==> flow/design.v <==
module enhanced_dp(
	input clock,reset,
	input IRload,JMPmux,PCload,Meminst,MemWr,Aload,sub,
	input [1:0] Asel,
	input [7:0] input1,
	output Aeq0,Apos,
	output [2:0] ir,
	output [7:0] out1
);
reg [7:0] inData;
reg [7:0] ir_reg;
reg [4:0] pc;
reg [7:0] avalue;
reg [7:0] ram [31:0];
always @ (posedge clock , negedge reset) begin
if (reset == 0)
begin
	ir_reg <= 0;
end
else
	if(IRload == 0)
	begin
	ir_reg <= ir_reg;
	end
	else
	begin
	ir_reg[7:5] <= inData[7:5];
	ir_reg[4:0] <= inData[4:0];
	end
end
always @ (posedge clock , negedge reset)begin
if (reset ==0)
	pc <= 0;
else
	begin
	if (PCload == 0)
	pc <= pc;
	else
	begin
	if (JMPmux == 1)
	pc <= ir_reg[4:0];
	else
	pc <= pc +1;
	end
	end
end
always @ (posedge clock)begin
ram[0] = 8'b10000000;
ram[1] = 8'b01111111;
ram[2] = 8'b10100100;
ram[3] = 8'b11000001;
ram[4] = 8'b11111111;
ram[31] = 8'b00000001;
if (MemWr == 0)
	begin
	if(Meminst == 1) begin
	inData <= ram[ir_reg[4:0]];
	end
	else
	inData<=ram[pc];
	end
else
	begin
	if(Meminst ==1)
	ram[ir_reg[4:0]] <=  avalue;
	else
	ram[pc] <= avalue;
	end
end
always @ (posedge clock , negedge reset) begin
if (reset ==0)
	avalue <= 0;
else
	if(Aload == 0)
	avalue <= avalue;
	else
	begin
	case (Asel)
	2'b00 : begin
			if(sub == 1)
			avalue = avalue - inData;
			else
			avalue = avalue + inData;
			end
	2'b01 : avalue <= input1;
	2'b10 : avalue <= inData;
	default : avalue <= avalue;
	endcase
	end
end
assign Aeq0= ~(|avalue);
assign Apos= ~(avalue>>7);
assign out1= avalue;
assign ir = ir_reg[7:5];
endmodule
Tool chain data of enhanced_dp
Tool output for the design above, in the order of the flow.
Lines are those of the file above, counted from 1.
Operators carry their Yosys type and port widths (W data, S select, Z words).
{"block": "setup", "top": "enhanced_dp", "clock_port": "clock", "lib": "sky130hd", "corner": "tt_025C_1v80"}

Word level
Counts by Yosys on the flattened word-level netlist (proc, flatten, opt, wreduce). Print and check cells are left out. Cells with the same type and inputs are merged into one.
{"block": "op_classes", "n_mux": 84, "add_sub_neg": 3, "bitwise": 2, "equal": 90, "reduce_and_logical": 58}
{"block": "ops", "operator": "$mux W8", "count": 80}
{"block": "ops", "operator": "$pmux W8 S32", "count": 2}
{"block": "ops", "operator": "$eq A5 B5 Y1 const B", "count": 32}
{"block": "ops", "operator": "$eq A5 B4 Y1 const B", "count": 16}
{"block": "ops", "operator": "$reduce_and A3 Y1", "count": 26}
{"block": "ops", "operator": "$ne A2 B1 Y1 const B", "count": 26}
{"block": "ops", "operator": "$reduce_bool A2 Y1", "count": 26}
{"block": "ops", "operator": "$eq A5 B3 Y1 const B", "count": 8}
{"block": "ops", "operator": "$pmux W8 S3", "count": 1}
{"block": "ops", "operator": "$eq A5 B2 Y1 const B", "count": 4}
{"block": "ops", "operator": "$eq A5 B1 Y1 const B", "count": 2}
{"block": "ops", "operator": "$logic_not A5 Y1", "count": 2}
{"block": "ops", "operator": "$add A8 B8 Y8", "count": 1}
{"block": "ops", "operator": "$sub A8 B8 Y8", "count": 1}
{"block": "ops", "operator": "$reduce_or A8 Y1", "count": 1}
{"block": "ops", "operator": "$add A5 B1 Y5 const B", "count": 1}
{"block": "ops", "operator": "$mux W5", "count": 1}
{"block": "ops", "operator": "$reduce_bool A3 Y1", "count": 1}
{"block": "ops", "operator": "$not A1 Y1", "count": 2}
{"block": "ops", "operator": "$eq A2 B1 Y1 const B", "count": 1}
{"block": "ops", "operator": "$eq A2 B2 Y1 const B", "count": 1}
{"block": "ops", "operator": "$logic_not A2 Y1", "count": 1}
{"block": "ops", "operator": "$reduce_and A2 Y1", "count": 1}
{"block": "bits", "reg_bits": 237, "input_bits": 19, "output_inout_bits": 13, "elab_cells": 267}

Logic depth
Depth = most cells in a row (Yosys ltp): at word level without a register or memory, in the mapped netlist without a sequential cell, where the memories' decode and read muxes count.
{"block": "depth", "word_depth": 3, "ABC_AREA": 0, "mapped_depth": 11, "ltp_nobuf": 11}

After synthesis
Yosys stat after the flow's synthesis: flattened, memories mapped to cells. It holds for the ABC_AREA given above (unset counts as 0); a run with the other value may have another netlist.
Totals and module areas in this step are rounded.
{"block": "types", "cell_type": "sky130_fd_sc_hd__edfxtp_1", "count": 216, "area_total_um2": 6.49E+03}
{"block": "types", "cell_type": "sky130_fd_sc_hd__dfrtp_1", "count": 21, "area_total_um2": 525.504}
{"block": "types", "cell_type": "sky130_fd_sc_hd__mux2i_1", "count": 37, "area_total_um2": 370.355}
{"block": "types", "cell_type": "sky130_fd_sc_hd__nor2_1", "count": 85, "area_total_um2": 319.056}
{"block": "types", "cell_type": "sky130_fd_sc_hd__a22oi_1", "count": 41, "area_total_um2": 307.795}
{"block": "types", "cell_type": "sky130_fd_sc_hd__mux2_2", "count": 24, "area_total_um2": 270.259}
{"block": "types", "cell_type": "sky130_fd_sc_hd__nor3_1", "count": 54, "area_total_um2": 270.259}
{"block": "types", "cell_type": "sky130_fd_sc_hd__a21oi_1", "count": 53, "area_total_um2": 265.254}
{"block": "types", "cell_type": "sky130_fd_sc_hd__a22o_1", "count": 30, "area_total_um2": 262.752}
{"block": "types", "cell_type": "sky130_fd_sc_hd__ha_1", "count": 17, "area_total_um2": 212.704}
{"block": "types", "cell_type": "sky130_fd_sc_hd__nand3_1", "count": 39, "area_total_um2": 195.187}
{"block": "types", "cell_type": "sky130_fd_sc_hd__a221oi_1", "count": 21, "area_total_um2": 183.926}
{"block": "types", "cell_type": "sky130_fd_sc_hd__a32oi_1", "count": 21, "area_total_um2": 183.926}
{"block": "types", "cell_type": "sky130_fd_sc_hd__clkbuf_1", "count": 49, "area_total_um2": 183.926}
{"block": "types", "cell_type": "sky130_fd_sc_hd__nand2_1", "count": 48, "area_total_um2": 180.173}
{"block": "types", "cell_type": "sky130_fd_sc_hd__o21ai_0", "count": 36, "area_total_um2": 180.173}
{"block": "types", "cell_type": "sky130_fd_sc_hd__a32o_1", "count": 15, "area_total_um2": 150.144}
{"block": "types", "cell_type": "sky130_fd_sc_hd__nor2b_1", "count": 24, "area_total_um2": 150.144}
Other cell types: 56; their cells: 285.
{"block": "synth_totals", "cell_count": 1116, "area_um2": 12700, "seqArea_um2": 7010, "flip_flops": 237, "buf_cells": 95}

Worst setup path after synthesis
OpenSTA on the mapped netlist: ideal clock, no wires. The path of least setup slack (recovery checks aside). Input and output delay are each 20% of the period. Register names are those of the netlist, which keeps one name where synthesis merged equal registers.
{"block": "synth_path", "path_kind": "input-to-reg", "startpoint": "in sub", "endpoint": "reg avalue[7]", "setup_ns": 0.141, "in_delay_ns": 0.840, "t_arrival_ns": 2.522, "path_stages": 9, "path_delay_ns": 1.823, "period_ns": 4.2, "path_slack_ns": 1.537, "t_required_ns": 4.059, "period_less_setup_slack_ns": 2.663}
"path_delay_ns" is the arrival time less input delay plus setup time.
"path_stages": output pins that drive a net of the path, with the launching flip-flop's if there is one; two outputs of one cell count as two.
"period_less_setup_slack_ns" = period - worst setup slack (recovery checks aside). The figure is calculated, with input and output delays left at 20% of the set period.
The rows between start and end are the longest chain of elaborated cells between them; the timing report does not say that the signal goes this way. Where chains are equally long, one stands for them.
A line is the first line of the expression or statement that the cell stems from. Yosys adds cells for indexed reads and writes and turns some case tables into memories.
At most two assigning lines are given for a register; there are more.
{"block": "synth_between", "cell_sequence": "sky130_fd_sc_hd__clkbuf_1 > sky130_fd_sc_hd__mux2i_1 > sky130_fd_sc_hd__ha_1 > sky130_fd_sc_hd__nor2b_1 > sky130_fd_sc_hd__o21ai_0 > sky130_fd_sc_hd__a21oi_1 > sky130_fd_sc_hd__o41a_1 > sky130_fd_sc_hd__xnor2_1 > sky130_fd_sc_hd__a31oi_1", "elab_chain_len": 2, "cone_cells": 2, "classes_between": "mux (2)"}
{"block": "synth_lines", "item": "from (decl)", "line_no": 3, "rtl": "input IRload,JMPmux,PCload,Meminst,MemWr,Aload,sub,"}
{"block": "synth_lines", "item": "$mux W8", "line_no": 80, "rtl": "if(sub == 1)"}
{"block": "synth_lines", "item": "$pmux W8 S3", "line_no": 78, "rtl": "case (Asel)"}
{"block": "synth_lines", "item": "to (assign)", "line_no": 75, "rtl": "avalue <= avalue;"}
{"block": "synth_lines", "item": "to (assign)", "line_no": 81, "rtl": "avalue = avalue - inData;"}
{"block": "synth_lines", "item": "to (decl)", "line_no": 13, "rtl": "reg [7:0] avalue;"}

Timing after layout
From the final timing report of job 2: the path of least setup slack in the routed layout; clock arrival at registers is part of the times.
{"block": "layout_path", "path_kind": "reg-to-reg", "startpoint": "reg pc[1]", "endpoint": "reg inData[7]", "path_slack_ns": 0.05, "setup_ns": 0.24, "t_required_ns": 3.15, "period_ns": 2.8, "t_arrival_ns": 3.10, "path_stages": 11}
The rows between start and end are the longest chain of elaborated cells between them; the timing report does not say that the signal goes this way. Where chains are equally long, one stands for them.
At most two assigning lines are given for a register; there are more.
{"block": "layout_between", "cell_sequence": "sky130_fd_sc_hd__dfrtp_1 > sky130_fd_sc_hd__inv_1 > sky130_fd_sc_hd__ha_1 > sky130_fd_sc_hd__buf_12 > sky130_fd_sc_hd__and2_1 > sky130_fd_sc_hd__buf_4 > sky130_fd_sc_hd__a222oi_1 > sky130_fd_sc_hd__o2111ai_1 > sky130_fd_sc_hd__nor4_1 > sky130_fd_sc_hd__a2bb2oi_1 > sky130_fd_sc_hd__buf_4", "elab_chain_len": 3, "cone_cells": 34, "classes_between": "eq/ne (31); mux (2); reduce/logical (1)"}
{"block": "layout_lines", "item": "from (decl)", "line_no": 12, "rtl": "reg [4:0] pc;"}
{"block": "layout_lines", "item": "from (assign)", "line_no": 37, "rtl": "pc <= pc;"}
{"block": "layout_lines", "item": "from (assign)", "line_no": 41, "rtl": "pc <= ir_reg[4:0];"}
{"block": "layout_lines", "item": "$eq A5 B5 Y1", "line_no": 60, "rtl": "inData<=ram[pc];"}
{"block": "layout_lines", "item": "$pmux W8 S32", "line_no": 60}
{"block": "layout_lines", "item": "$mux W8", "line_no": 56, "rtl": "if(Meminst == 1) begin"}
{"block": "layout_lines", "item": "to (assign)", "line_no": 57, "rtl": "inData <= ram[ir_reg[4:0]];"}
{"block": "layout_lines", "item": "to (assign)", "line_no": 60}
{"block": "layout_lines", "item": "to (decl)", "line_no": 10, "rtl": "reg [7:0] inData;"}

Below are 2 stored runs of the flow (Yosys, OpenROAD; platform sky130hd) on enhanced_dp, each with its settings and what was measured, unordered. Constraints: input delay and output delay 20% of the set period each, output load 0.01 pF.
"period_reached_ns" = clock period - worst setup slack. The figure is calculated, with input and output delays left at 20% of the set period.
"worstPathTime_ns" = time allowed to the worst setup path (clock period - input delay - output delay, where it has them) - its slack; a late launch clock adds to it, a late capture clock takes from it.
The results are shown rounded.

{"run": "job 1", "settings": { "period_ns": 2.19, "CORE_UTILIZATION": 54, "SETUP_SLACK_MARGIN": 0.15, "CORE_ASPECT_RATIO": 0.76, "CORE_MARGIN": 6, "CELL_PAD_IN_SITES_DETAIL_PLACEMENT": 1, "TNS_END_PERCENT": 10, "GPL_TIMING_DRIVEN": 0, "CTS_CLUSTER_SIZE": 82, "CAP_MARGIN": 20, "MIN_ROUTING_LAYER": "met1", "MAX_ROUTING_LAYER": "met4", "SLEW_MARGIN": 20 }, "outcome": "incomplete, routing halted on GRT-0232"}
{"run": "job 2", "settings": { "period_ns": 2.8, "CORE_UTILIZATION": 16, "PLACE_DENSITY_LB_ADDON": 0.06, "CORE_ASPECT_RATIO": 1.45, "CORE_MARGIN": 2, "CELL_PAD_IN_SITES_GLOBAL_PLACEMENT": 1, "CELL_PAD_IN_SITES_DETAIL_PLACEMENT": 0, "TNS_END_PERCENT": 100, "GPL_ROUTABILITY_DRIVEN": 1, "CTS_CLUSTER_DIAMETER": 296, "SLEW_MARGIN": 0, "MAX_ROUTING_LAYER": "met5", "CAP_MARGIN": 20 }, "results": { "period_reached_ns": 2.751, "fin_ws_ns": 0.049, "post_route_util_pct": 22.3, "worstPathTime_ns": 2.75, "worst_path_kind": "reg-to-reg", "total_negative_slack_ns": 0.000, "die_area_um2": 81900, "post_synth_area_um2": 12700 }}
